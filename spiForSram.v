==> flow/design.v <==
module spi(sdoS,clock,reset,sdoM,addrload,dataload,comload);
input reset,clock;
output addrload;
output dataload;
output comload;
input sdoM;
output sdoS;
reg ssbar,lcb,dataload,comload,addrload,shift,lab,ldb,de,ae,ce,commandbuf;  
reg [5:0] a;
reg [5:0] temp;
reg [7:0] addrbuf;
reg [7:0] databuf;
reg [2:0] addrcount;
reg [2:0] datacount;
reg [2:0] outputcount;
reg [7:0] outputreg;
reg [7:0] sram [255:0];
reg [7:0] addr;
reg comm;
reg [7:0] din;
reg [7:0] dout;
reg regload;
reg regdataload;
reg resetext;
reg sdoS;
reg[7:0] i;
initial
begin
a <= -1;
temp <= 0;
de <= 0;
ae <= 0;
ce <= 0;
addrcount <= 7;
datacount <= 7;
outputcount <= 7;
resetext <= 0;
sram[31] <= 31;
sram[50] <= 50;
end
always @(negedge clock)
begin
a=a+1;
if(reset==0 && resetext==0)
begin
ssbar <= (~a[5]&a[4]&~a[3]&~a[2]&a[1]&~a[0]) | (~a[5]&a[4]&a[3]&a[2]&~a[1]&~a[0]) | (~a[5]&a[4]&a[3]&a[2]&~a[1]&a[0]) | (a[5]&~a[4]&a[3]&a[2]&a[1]&a[0]);
lcb <= (~a[5]&~a[4]&a[3]&~a[2]&~a[1]&a[0]) | (~a[5]&a[4]&a[3]&~a[2]&a[1]&a[0]) | (a[5]&~a[4]&~a[3]&a[2]&a[1]&~a[0]);
dataload <= (~a[5]&~a[4]&~a[3]&~a[2]&~a[1]&~a[0]) | (~a[5]&a[4]&~a[3]&~a[2]&a[1]&~a[0]);
ae <=(~temp[5]&temp[4]&~temp[3]&~temp[2]&temp[1]&~temp[0]) |(temp[5]&~temp[4]&temp[3]&temp[2]&temp[1]&temp[0]) | (~temp[5]&temp[4]&temp[3]&temp[2]&~temp[1]&~temp[0]);
ce <=(~temp[5]&temp[4]&~temp[3]&~temp[2]&temp[1]&~temp[0]) |(temp[5]&~temp[4]&temp[3]&temp[2]&temp[1]&temp[0]) | (~temp[5]&temp[4]&temp[3]&temp[2]&~temp[1]&~temp[0]);
de <=(~temp[5]&temp[4]&~temp[3]&~temp[2]&temp[1]&~temp[0]) | (temp[5]&~temp[4]&temp[3]&temp[2]&temp[1]&temp[0]);
resetext <= (a[5] & a[4] & ~a[3] & ~a[2] & a[1] & ~a[0]);
if((a>=1 && a<=8) || (a>=19 && a<=26) || (a>=30 && a<=37)) lab <= 1;
else lab<=0;
if((a>=0 && a<=7) || (a>=18 && a<=25) || (a>=29 && a<=36)) addrload <= 1;
else addrload<=0;
comload <= (~a[5]&~a[4]&a[3]&~a[2]&~a[1]&~a[0]) || (~a[5]&a[4]&a[3]&~a[2]&a[1]&~a[0]) | (a[5]&~a[4]&~a[3]&a[2]&~a[1]&a[0]);   
if((a>=10 && a<=17) || (a>=39 && a<=46)) ldb <= 1;
else ldb <= 0;
if((a>=9 && a<=16) || (a>=38 && a<=45)) dataload <= 1;
else dataload <= 0;
if(a>=30 && a<=37) shift <=1;
else shift<=0;
if(lab==1)
begin
addrbuf[addrcount] <= sdoM;
addrcount <= addrcount - 1;
end
if(ldb==1)
begin
databuf[datacount] <= sdoM;
datacount <= datacount - 1;
end
if(lcb==1)
begin
commandbuf <= sdoM;
end
if(shift==1)
begin
sdoS <= dout[7];
dout <= dout << 1;
end
end
end
always @(posedge clock)
begin
temp=temp+1;
if(reset==0 && resetext==0)
begin
if(ssbar==1)
begin
if(ae==1 && ce==1)
begin
if(commandbuf==1 && de==1)
begin
sram[addrbuf] <= databuf;
end
else if(commandbuf==0)
begin
dout<=sram[addrbuf];
end
end
end
end
end
endmodule
# ---- Tool chain data of spi
# The steps from the RTL of spi to its reports follow in flow order.
# Line numbers count from 1 in the design file above.
# Operators carry their Yosys type and port widths (W data, S select, Z words).
# Library cell names are shortened.
# A cell with -- has no value.
dict set report design {
  design {spi}
  clock_port {clock}
  lib {sky130hd}
  pvt_corner {tt_025C_1v80}
}

# ---- After elaboration
# Counts by Yosys on the flattened word-level netlist (proc, flatten, opt, wreduce; memories kept). Register bits leave out memories and registers merged into their read ports (data or address); mux counts leave out enables and synchronous resets folded into registers. Print and check cells are left out. Cells with the same type and inputs are merged into one.
dict set report bits {
  ff_bits 10
  inputBits 3
  word_cells 57
}
dict set report op_classes {
  add_sub_neg 1
  cmp 10
  n_mux 2
  bitwise 29
  n_reduce_logical 10
}
# cell n
set op_table {}
lappend op_table {{$and A1 B1 Y1} 20}
lappend op_table {{$ge A6 B5 Y1 const B} 2}
lappend op_table {{$le A6 B5 Y1 const B} 2}
lappend op_table {{$le A6 B6 Y1 const B} 2}
lappend op_table {{$not A1 Y1} 8}
lappend op_table {{$logic_and A1 B1 Y1} 6}
lappend op_table {{$add A6 B1 Y6 const B} 1}
lappend op_table {{$ge A6 B1 Y1 const B} 1}
lappend op_table {{$le A6 B3 Y1 const B} 1}
lappend op_table {{$ge A6 B4 Y1 const B} 1}
lappend op_table {{$ge A6 B6 Y1 const B} 1}
lappend op_table {{$logic_or A1 B1 Y1} 4}
lappend op_table {{$mux W1} 2}
lappend op_table {{$or A1 B1 Y1} 1}

# ---- Logic depth
# Depth = most cells in a row (Yosys ltp): at word level without a register or memory, in the mapped netlist without a sequential cell, where the memories' decode and read muxes count.
dict set report logic_depth {
  depth_word 9
  abc_area 0
  depth_mapped 7
  mapped_depth_nobuf 6
}

# ---- After synthesis
# Yosys stat after the flow's synthesis: flattened, memories mapped to cells. It holds for the ABC_AREA given above (unset counts as 0); a run with the other value may have another netlist.
dict set report mapped {
  stdcells 112
  mapped_area_um2 848.3
  sequential_area_um2 240.2
  flip_flops 10
  buffers 11
}
# type n area_total_um2
set by_type {}
lappend by_type {dfxtp_1 6 120.115}
lappend by_type {edfxtp_1 4 120.115}
lappend by_type {nand2_1 15 56.304}
lappend by_type {nor2_1 11 41.29}
lappend by_type {ha_1 3 37.536}
lappend by_type {xnor2_1 4 35.034}
lappend by_type {inv_1 7 26.275}
lappend by_type {a21oi_1 5 25.024}
lappend by_type {buf_2 5 25.024}
lappend by_type {o22ai_1 4 25.024}
lappend by_type {buf_4 3 22.522}
lappend by_type {nor3_1 4 20.019}
lappend by_type {or3_1 3 18.768}
lappend by_type {xor2_1 2 17.517}
lappend by_type {o32ai_2 1 16.266}
lappend by_type {a22oi_1 2 15.014}
lappend by_type {nand3_1 3 15.014}
lappend by_type {nand3b_1 2 15.014}
# Not listed: further types 24, cells in them 28.

Record of 2 stored runs of the RTL-to-layout flow on spi, platform sky130hd. The runs are unordered. Constraints: input delay and output delay 20% of the set period each, output load 0.01 pF.
"power.total_w": no workload was simulated; the value follows from the tool's default switching activity.

[flow] run 1: files
==> flow/run.sh <==
#!/bin/bash
# the make line also repeats the synthesis and layout settings of config.mk as NAME=value (left out here)
make -C /OpenROAD-flow-scripts/flow DESIGN_CONFIG=/design/flow/config.mk WORK_HOME=/design/flow/orfs CLKGATE_MAP_FILE= finish
==> flow/config.mk <==
export PLATFORM = sky130hd
export DESIGN_NAME = spi
export DESIGN_NICKNAME = spi
export VERILOG_FILES = /design/flow/design.v
export SDC_FILE = /design/flow/constraint.sdc
export NUM_CORES = 4
export LEC_CHECK = 0
export CAP_MARGIN = 20
export CELL_PAD_IN_SITES_DETAIL_PLACEMENT = 1
export CELL_PAD_IN_SITES_GLOBAL_PLACEMENT = 2
export CORE_MARGIN = 2
export CORE_UTILIZATION = 39
export CTS_CLUSTER_SIZE = 71
export MIN_ROUTING_LAYER = met2
export SETUP_SLACK_MARGIN = 0.12
export SLEW_MARGIN = 20
export TNS_END_PERCENT = 30
==> flow/constraint.sdc <==
create_clock -name core_clock -period 1.44 [get_ports {clock}]
set_input_delay 0.2880 -clock core_clock [delete_from_list [all_inputs] [get_ports {clock}]]
set_output_delay 0.2880 -clock core_clock [all_outputs]
set_load 0.01 [all_outputs]

[flow] run 1: metrics
[metrics] power.total_w = 0.0006379
[metrics] synthArea_um2 = 848.3
[metrics] final_die_area_um2 = 2564.4
[metrics] holdWs_ps = 466
[metrics] worstSetupSlack_ps = -421
[metrics] final_setup_tns_ps = -2010
[metrics] post_route_stdcell_area_um2 = 1218.7
[metrics] util_pct = 60.9

[flow] run 2: files
==> flow/run.sh <==
#!/bin/bash
# the make line also repeats the synthesis and layout settings of config.mk as NAME=value (left out here)
make -C /OpenROAD-flow-scripts/flow DESIGN_CONFIG=/design/flow/config.mk WORK_HOME=/design/flow/orfs CLKGATE_MAP_FILE= finish
==> flow/config.mk <==
export PLATFORM = sky130hd
export DESIGN_NAME = spi
export DESIGN_NICKNAME = spi
export VERILOG_FILES = /design/flow/design.v
export SDC_FILE = /design/flow/constraint.sdc
export NUM_CORES = 4
export LEC_CHECK = 0
export CAP_MARGIN = 20
export CORE_MARGIN = 2
export CORE_UTILIZATION = 68
export CTS_CLUSTER_SIZE = 90
export MIN_ROUTING_LAYER = met2
export PLACE_DENSITY_LB_ADDON = 0.24
export SETUP_SLACK_MARGIN = 0.22
export SLEW_MARGIN = 20
==> flow/constraint.sdc <==
create_clock -name core_clock -period 1.16 [get_ports {clock}]
set_input_delay 0.2320 -clock core_clock [delete_from_list [all_inputs] [get_ports {clock}]]
set_output_delay 0.2320 -clock core_clock [all_outputs]
set_load 0.01 [all_outputs]

[flow] run 2: no results, clock tree synthesis failed with DPL-0038
